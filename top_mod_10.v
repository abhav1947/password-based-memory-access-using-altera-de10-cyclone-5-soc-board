==> flow/design.v <==
module counter
    #(BITS = 4)
    (
    input clk,
    input rst,
    output tick,
    output [BITS - 1 : 0] q
    );
    reg [BITS - 1 : 0] rCounter;
    always @(posedge clk, posedge rst)
    begin
        if (rst)
            rCounter <= 0;
        else
       	begin
            rCounter <= rCounter + 1;
            if(rCounter == (2**BITS - 1))
            	rCounter <= 0;
    	end
    end
    assign q = rCounter;
endmodule
module counter_sig
    (
    input clk,
    input rst,
    input en_key,
	 input [3:0] key,
	 input o_unlock,
	 output reg buzzz,
	 output reg out_led,
	 output reg count_en
    );
     reg [3:0] count=0;
	  reg [4:0] count_1 = 0;
     integer i;
    always @(posedge clk)
    begin
		if (rst)
			begin
				count = 0;
				count_1=0;
				count_en = 0;
				buzzz = 0;
				out_led = 0;
			end
		else 
			begin
				if (en_key)  
					begin
						count_1 = count_1 + 1;
						if(count_1 < 12)
							begin
								buzzz = 1'b0;
								if(!o_unlock)
									begin
										if (count<3)
											begin
												count_en = 0;
												out_led = 0;
												count = count + 1;
											end
										else 
											begin
												if(key == 4'b0101)
												begin
													count_en = 0;
													count=0;
												end
												else 
												begin
													count_en = 0;
													count = 0;
													out_led = 1;
												end 
											end
									end
								else
									begin
										  count_1 = 0;
									end
							end 	
						else
							begin
								if(key == 4'b0101)
								begin
								buzzz = 1'b0;
							 	count_1=0;
								end
								else
								begin
								buzzz = 1'b1;
							 	count_1=0;
								end
							end
					end
         end
      end
endmodule
module data_in(
input clk,
input rst,
input o_unlock,
input [3:0] key,
input on,
input en_key,
input addr_data,
output reg [3:0] addr_out,
output [7:0] data_out);
reg [3:0] data_out_temp [1:0];
reg [1:0] count = 0;
always@(posedge clk or posedge rst)
begin
	if(rst)
		begin
			addr_out <= 4'h0;
			data_out_temp[0] <= 4'h0;
			data_out_temp[1] <= 4'h0;
		end
else
begin	
	if(on && o_unlock && en_key)
		 begin
		  if(addr_data)
				begin
					addr_out <= key;
				end
		  else
				begin
					if(count <= 1)
						begin
							data_out_temp[count] <= key;
							count <= count+1;
						end
					else
						begin
							count <= 0;
							  data_out_temp[0] <= 4'h0;
							  data_out_temp[1] <= 4'h0;
					   end
				 end
			end
	else
	 begin
			addr_out <= addr_out;
			data_out_temp[0] <= data_out_temp[0];
			data_out_temp[1] <= data_out_temp[1];
	 end		 
end
end
assign data_out[3:0] = data_out_temp[0];
assign data_out[7:4] = data_out_temp[1];
endmodule
module mem_mem(
input [7:0] data_in,
input [3:0] addr,
input o_unlock,
input rd_wr,
input en_key,
input clk,
input rst,
output reg [7:0] data_out);
reg [7:0] file_reg [3:0];
always@(posedge clk)
begin
if(rst)
	begin
	data_out <= 8'h00;
	end
else
	begin
		if(o_unlock)
			begin
				if(!rd_wr)
					begin
					data_out <= file_reg[addr];
					end
				else
					begin
					file_reg[addr]<= data_in;
					end
			end
		else
			begin
				data_out <= data_out;
			end
	end
end
endmodule
module pmod_keypad(
    input clk,
    input [3:0] row,
    output reg [3:0] col,
    output reg [3:0] key
    );
    localparam BITS = 20;
    localparam ONE_MS_TICKS = 100000000 / 1000;
    localparam SETTLE_TIME = 100000000 / 1000000;
    wire [BITS - 1 : 0] key_counter;
    reg rst = 1'b0;
    counter #(.BITS(BITS)) counter1(
        .clk(clk),
        .rst(rst),
        .q(key_counter)
    );
    always @ (posedge clk)
    begin
        case (key_counter)
            0:
                rst <= 1'b0;
            ONE_MS_TICKS:
                col <= 4'b0111;
            ONE_MS_TICKS + SETTLE_TIME:
            begin
                case (row)
                    4'b0111:
                        key <= 4'b0001;  
                    4'b1011:
                        key <= 4'b0100;  
                    4'b1101:
                        key <= 4'b0111;  
                    4'b1110:
                        key <= 4'b0000;  
                endcase
            end
            2 * ONE_MS_TICKS:
                col <= 4'b1011;
            2 * ONE_MS_TICKS + SETTLE_TIME:
            begin
                case (row)
                    4'b0111:
                        key <= 4'b0010;  
                    4'b1011:
                        key <= 4'b0101;  
                    4'b1101:
                        key <= 4'b1000;  
                    4'b1110:
                        key <= 4'b1111;  
                endcase
            end
            3 * ONE_MS_TICKS:
                col <= 4'b1101;
            3 * ONE_MS_TICKS + SETTLE_TIME:
            begin
                case (row)
                    4'b0111:
                        key <= 4'b0011;  
                    4'b1011:
                        key <= 4'b0110;  
                    4'b1101:
                        key <= 4'b1001;  
                    4'b1110:
                        key <= 4'b1110;  
                endcase
            end
            4 * ONE_MS_TICKS:
                col <= 4'b1110;
            4 * ONE_MS_TICKS + SETTLE_TIME:
            begin
                case (row)
                    4'b0111:
                        key <= 4'b1010;  
                    4'b1011:
                        key <= 4'b1011;  
                    4'b1101:
                        key <= 4'b1100;  
                    4'b1110:
                        key <= 4'b1101;  
                endcase
                rst <= 1'b1;
            end    
        endcase
    end
endmodule
module present_next(
input clk,
input rst,
input [3:0] key,
output reg en_key);
reg [3:0] temp_key = 0;
always@(posedge clk)
begin
	if(temp_key != key)
	begin
		en_key <= 1'b1;
		temp_key <= key;
	end
	else
	begin
		en_key <= 1'b0;
		temp_key <= temp_key;
	end
end
endmodule
module sseg_display(
    input clk,
    input rst,
    input [3:0] hex,
    output reg [6:0] seg
    );
    always @(posedge clk or posedge rst)   
    begin
    if(rst)
    seg <= 7'h00;
    else
    begin
        case(hex)
            4'h0: seg[6:0] = 7'h04;
            4'h1: seg[6:0] = 7'h79;
            4'h2: seg[6:0] = 7'h24;
            4'h3: seg[6:0] = 7'h30;
            4'h4: seg[6:0] = 7'h19;
            4'h5: seg[6:0] = 7'h12;
            4'h6: seg[6:0] = 7'h02;
            4'h7: seg[6:0] = 7'h78;
            4'h8: seg[6:0] = 7'h00;
            4'h9: seg[6:0] = 7'h10;
            4'hA: seg[6:0] = 7'h08;
            4'hB: seg[6:0] = 7'h03;
            4'hC: seg[6:0] = 7'h46;
            4'hD: seg[6:0] = 7'h21;
            4'hE: seg[6:0] = 7'h06;
            default: seg[6:0] = 7'h0E;
        endcase
	 end
    end
endmodule
module sseg_display_m2(
    input clk,
	 input o_unlock,
    input rst,
    input [3:0] hex,
    output reg [6:0] seg
    );
    always @(posedge clk or posedge rst)   
    begin
    if(rst)
    seg <= 7'h00;
    else
	 begin
	 if(!o_unlock)
    begin
        case(hex)
            4'h0: seg[6:0] = 7'h04;
            4'h1: seg[6:0] = 7'h79;
            4'h2: seg[6:0] = 7'h24;
            4'h3: seg[6:0] = 7'h30;
            4'h4: seg[6:0] = 7'h19;
            4'h5: seg[6:0] = 7'h12;
            4'h6: seg[6:0] = 7'h02;
            4'h7: seg[6:0] = 7'h78;
            4'h8: seg[6:0] = 7'h00;
            4'h9: seg[6:0] = 7'h10;
            4'hA: seg[6:0] = 7'h08;
            4'hB: seg[6:0] = 7'h03;
            4'hC: seg[6:0] = 7'h46;
            4'hD: seg[6:0] = 7'h21;
            4'hE: seg[6:0] = 7'h06;
            default: seg[6:0] = 7'h0E;
        endcase
    end
	else
	begin
	seg[6:0] = 7'h00;
	end
   end
end
endmodule
module sseg_display_modfy(
input clk,
input in_out,
input rst,
input [3:0] data_in, 
input [3:0] data_out,
output reg [6:0] seg
);
    always @(posedge clk or posedge rst)   
    begin
    if(rst)
    seg <= 7'h00;
			else
			begin
				if(in_out)
					begin
						case(data_out)
							4'h0: seg[6:0] = 7'h04;
							4'h1: seg[6:0] = 7'h79;
							4'h2: seg[6:0] = 7'h24;
							4'h3: seg[6:0] = 7'h30;
							4'h4: seg[6:0] = 7'h19;
							4'h5: seg[6:0] = 7'h12;
							4'h6: seg[6:0] = 7'h02;
							4'h7: seg[6:0] = 7'h78;
							4'h8: seg[6:0] = 7'h00;
							4'h9: seg[6:0] = 7'h10;
							4'hA: seg[6:0] = 7'h08;
							4'hB: seg[6:0] = 7'h03;
							4'hC: seg[6:0] = 7'h46;
							4'hD: seg[6:0] = 7'h21;
							4'hE: seg[6:0] = 7'h06;
							default: seg[6:0] = 7'h0E;
						endcase
					end
				else
					begin
						case(data_in)
							4'h0: seg[6:0] = 7'h04;
							4'h1: seg[6:0] = 7'h79;
							4'h2: seg[6:0] = 7'h24;
							4'h3: seg[6:0] = 7'h30;
							4'h4: seg[6:0] = 7'h19;
							4'h5: seg[6:0] = 7'h12;
							4'h6: seg[6:0] = 7'h02;
							4'h7: seg[6:0] = 7'h78;
							4'h8: seg[6:0] = 7'h00;
							4'h9: seg[6:0] = 7'h10;
							4'hA: seg[6:0] = 7'h08;
							4'hB: seg[6:0] = 7'h03;
							4'hC: seg[6:0] = 7'h46;
							4'hD: seg[6:0] = 7'h21;
							4'hE: seg[6:0] = 7'h06;
							default: seg[6:0] = 7'h0E;
						endcase
					end
			end
	end
endmodule
module state_machine(
input clk,   
input en_key,   
input rst,
input [3:0] key,
input count_en,
output o_lock,
output o_unlock);
reg [2:0] state;
parameter INIT = 3'h0;
parameter DIGIT_1 = 3'h1;
parameter DIGIT_2 = 3'h2;
parameter DIGIT_3 = 3'h3;
parameter DIGIT_4 = 3'h4;
parameter digit_in_1 = 4'h2;
parameter digit_in_2 = 4'h5;
parameter digit_in_3 = 4'h8;
parameter digit_in_4 = 4'h5;
always@(posedge clk)
begin
	if(rst)
		begin
			state <= INIT;
		end
	else
		begin
			if(en_key)
				begin
					if(!count_en)
						begin
							case(state)
								INIT:
									if(key == digit_in_1)
										begin
											state <= DIGIT_1;
										end
									else
										begin	
											state <= INIT;
										end
								DIGIT_1:
									if(key == digit_in_2)
										begin
											state<= DIGIT_2;
										end
									else
										begin	
											state <= INIT;
										end
								DIGIT_2:
									if(key == digit_in_3)
										begin
											state <= DIGIT_3;
											end
									else
										begin	
											state <= INIT;
										end
								DIGIT_3:
									if(key == digit_in_4)
										begin
											state <= DIGIT_4;
										end
									else
										begin
											state <= INIT;
										end
								DIGIT_4: state <= DIGIT_4;
							endcase
						end
					else
						begin
							state <= INIT;
						end
			end
	else
		begin
			state <= state;
		end
	end
end
assign state_out = state;
assign o_lock= (state == INIT) ? 1'b1 : 1'b0;
assign o_unlock = (state == DIGIT_4) ? 1'b1 : 1'b0;
endmodule
module top_mod_10(
input clk,  
input rst,  
input on,  
inout [7:0] JA,
input addr_data,  
input rd_wr,
input in_out,
output g_nd,
output [6:0] seg_o,
output [6:0] addr_out_o,
output [13:0] data_out_o,
output [1:0] pow,
output o_lock,
output count_en,
output buzzz,
output out_led,
output o_unlock,
output [13:0] data_out_o_o);
wire [7:0] data_out_temp;
wire [7:0] data_out;
wire [3:0] addr_out;
wire [3:0] key;
wire en_key;
reg [3:0] count;
assign pow = 2'b11;
assign g_nd = 1'b0;
pmod_keypad u4(
    .clk(clk),
    .col(JA[3:0]), 
    .row(JA[7:4]), 
    .key(key));
present_next u1(
.clk(clk),
.rst(rst),
.key(key),
.en_key(en_key));
counter_sig u2(
.clk(clk),
.rst(rst),
.key(key),
.out_led(out_led),
.o_unlock(o_unlock),
.buzzz(buzzz),
.en_key(en_key),
.count_en(count_en)
    );
state_machine u3(
.clk(clk),   
.en_key(en_key),   
.rst(rst),
.key(key),
.count_en(count_en),
.o_lock(o_lock),
.o_unlock(o_unlock));
sseg_display s1(
    .clk(clk),
    .rst(rst),
    .hex(addr_out),
    .seg(addr_out_o[6:0])
    );
sseg_display r4(
    .clk(clk),
    .rst(rst),
    .hex(data_out[3:0]),
    .seg(data_out_o[6:0])
    );
sseg_display r3(
    .clk(clk),
    .rst(rst),
    .hex(data_out[7:4]),
    .seg(data_out_o[13:7])
    );
sseg_display_m2 s4(
    .clk(clk),
    .rst(rst),
	 .o_unlock(o_unlock),
    .hex(key),
    .seg(seg_o[6:0])
    );
data_in z3(
.clk(clk),
.rst(rst),
.o_unlock(o_unlock),
.key(key),
.on(on),
.en_key(en_key),
.addr_data(addr_data),
.addr_out(addr_out),
.data_out(data_out));
mem_mem f3(
.data_in(data_out),
.addr(addr_out),
.o_unlock(o_unlock),
.rd_wr(rd_wr),
.en_key(en_key),
.clk(clk),
.rst(rst),
.data_out(data_out_temp));
sseg_display_modfy s6(
    .clk(clk),
    .rst(rst),
    .in_out(in_out),
	 .data_in(data_out[3:0]),
	 .data_out(data_out_temp[3:0]),
    .seg(data_out_o_o[6:0])
    );
sseg_display_modfy s9(
    .clk(clk),
    .rst(rst),
    .in_out(in_out),
	 .data_in(data_out[7:4]),
	 .data_out(data_out_temp[7:4]),
    .seg(data_out_o_o[13:7])
    );
endmodule
# == Reports on top_mod_10 ==
# Tool output for the design above, in the order of the flow.
# Line numbers count from 1 in the design file above.
# Operators: Yosys type, input widths -> output width; for muxes data width and select width s.
# Cell names lack the library's common part.
# Not given: n/a
# inputs
top_module,top_mod_10
clock_port,clk
lib,sky130hd
pvt_corner,tt_025C_1v80

# == Word-level counts ==
# Yosys after proc, flatten, opt, wreduce and memory -nomap, before mapping. Print and check cells are not counted. Equal cells are merged and count once.
# Yosys's memory passes give these memory sizes; they may raise the number of words (mostly to a power of two), join words into wider ones and drop unused or constant bits.
# word_totals
ff_bits,83
out_inout_bits,58
in_bits,6
ram_bits,32
word_cells,123
n_memories,9
clocked_rd_ports_x_width,36
romBits,896
# mem_list
name,size,word_bits,rd,wr,line_no,source
(name not given),16,7,1,0,307,case(hex)
(name not given),16,7,1,0,307,
(name not given),16,7,1,0,307,
(name not given),16,7,1,0,343,case(hex)
(name not given),16,7,1,0,385,case(data_out)
(name not given),16,7,1,0,406,case(data_in)
# Further memories, not shown: 3.
# op_classes
n_reduce_logical,17
muxes,40
bitwise,4
compare,3
eq_ne,28
addsub,4
# ops
cell,count
$pmux 4 s4,6
$eq 20x19->1 const B,4
$eq 20x17->1 const B,2
$eq 20x18->1 const B,2
$mux 8,3
$mux 4,6
$mux 7,3
$add 20x1->20 const B,1
$eq 20x20->1 const B,1
$logic_not 20->1,1
$ne 5x1->1 const B,4
$mux 20,1
$eq 4x4->1 const B,4
$pmux 3 s5,1
$reduce_and 3->1,4
$mux 1,11
$mux 5,2
$mux 2,5
$eq 4x3->1 const B,2
$reduce_bool 4->1,2
$reduce_and 2->1,3
$eq 3x2->1 const B,2
$reduce_bool 6->1,1
$add 5x1->5 const B,1
$lt 5x4->1 const B,1
$reduce_and 5->1,1
$not 1->1,4
$ne 2x1->1 const B,2
# Not listed: further kinds 15, cells in them 16.

# == Logic depth ==
# Depth = most cells in a row (Yosys ltp): at word level without a register or memory, in the mapped netlist without a sequential cell, where the memories' decode and read muxes count.
# logic_depth
word_depth,5
abc_area,0
mapped_depth,13
ltp_nobuf,13

# == Mapped cells and area ==
# The flow's flattened synthesis, as Yosys stat reports it; memories are mapped. The netlist is that of the ABC_AREA named above (0 if unset); the other value can give another one.
# Totals and module areas in this step are rounded.
# mapped
seqArea_mm2,0.0039
ffs,153
yosys_area_mm2,0.00756
stdcells,700
buffers,39
# types
type,count,area_total_um2
dfrtp_1,74,1.85E+03
edfxtp_1,47,1.41E+03
dfxtp_1,32,640.614
ha_1,42,525.504
mux4_2,11,247.738
a21oi_1,48,240.23
nor2_1,64,240.23
mux2i_1,21,210.202
nand2_1,55,206.448
o21ai_0,34,170.163
mux2_2,14,157.651
inv_1,32,120.115
xor2_1,13,113.859
nand3_1,22,110.106
xnor2_1,12,105.101
clkbuf_1,25,93.84
and2_1,14,87.584
nor2b_1,14,87.584
# Other cell types: 46; their cells: 126.
# The figures by module come from a second, unflattened synthesis with its own total; it is not the netlist above.
# unflattened
hier_cells,740
hier_area_mm2,0.00833
# Each row is one instance without its submodules.
# modules
mod,cells,n_inst,mod_area_mm2
sseg_display_modfy,81,2,0.000783
mem_mem,87,1,0.00149
sseg_display,39,3,0.000453
counter (BITS=20),94,1,0.000972
pmod_keypad,85,1,0.000762
data_in,43,1,0.000633
counter_sig,64,1,0.000626
sseg_display_m2,47,1,0.000464
state_machine,26,1,0.000245
present_next,10,1,0.000181
top_mod_10,5,1,0.00003

# == Worst setup path after synthesis ==
# Path of least setup slack by OpenSTA after synthesis, without wires, with an ideal clock, recovery checks aside; 20% of the period is set as input and as output delay. Where synthesis merged equal registers, the netlist keeps one of their names.
# synth_path
kind,input to register
from,input port rst
to,memory f3.file_reg[1][0]
t_arrival_ns,2.516
clock_period_ns,3.65
setup_ns,0.332
t_first_pin_ns,0.730
path_delay_ns,2.118
input_delay_ns,0.730
required_ns,3.318
driving_pins,3
path_slack_ns,0.803
period_less_setup_slack_ns,2.847
# "path_delay_ns" is the arrival time less input delay plus setup time.
# "driving_pins" counts driving pins, that of a launching flip-flop among them; a cell with two outputs on the path counts twice.
# "period_less_setup_slack_ns" is the clock period less the worst setup slack; recovery checks do not enter. This is arithmetic on one report: input and output delays are still those of the set period (20% each).
# The rows between start and end are the longest chain of elaborated cells between them; the timing report does not say that the signal goes this way. Where chains are equally long, one stands for them.
# A line is the first line of the expression or statement that the cell stems from. Yosys adds cells for indexed reads and writes and turns some case tables into memories.
# The path ends at the enable pin of a flip-flop; only ways to that pin are counted.
# synth_via
path_cell_list,inv_1 -> and3_1 -> and2_1
elab_chain_cells,1
cells_between,2
lines_between,1
classes_between,mux (2)
# synth_rtl
item,line_no,source
from (decl),515,"input rst,"
$mux 2,166,if(rst)
to (decl),163,reg [7:0] file_reg [3:0];

# Top module top_mod_10; platform sky130hd; tools Yosys and OpenROAD; 2 stored runs in no particular order. Input and output delays are each 20% of the period that was set; the output load is 0.01 pF.
# A setting shown as . is not set for that run.
setting or result,run 1,run 2
period_ns,3.72,3.15
CORE_UTILIZATION,23,40
PLACE_DENSITY_LB_ADDON,0.29,.
HOLD_SLACK_MARGIN,-0.02,.
CORE_ASPECT_RATIO,0.62,.
CELL_PAD_IN_SITES_DETAIL_PLACEMENT,1,.
TNS_END_PERCENT,85,.
CTS_CLUSTER_SIZE,44,.
CAP_MARGIN,5,20
MIN_ROUTING_LAYER,met1,.
CORE_MARGIN,2,2
SLEW_MARGIN,20,20
SETUP_SLACK_MARGIN,.,-0.02
# Run 1: did not finish, routing stopped with RSZ-0074
# Run 2: did not finish, routing stopped with RSZ-0074
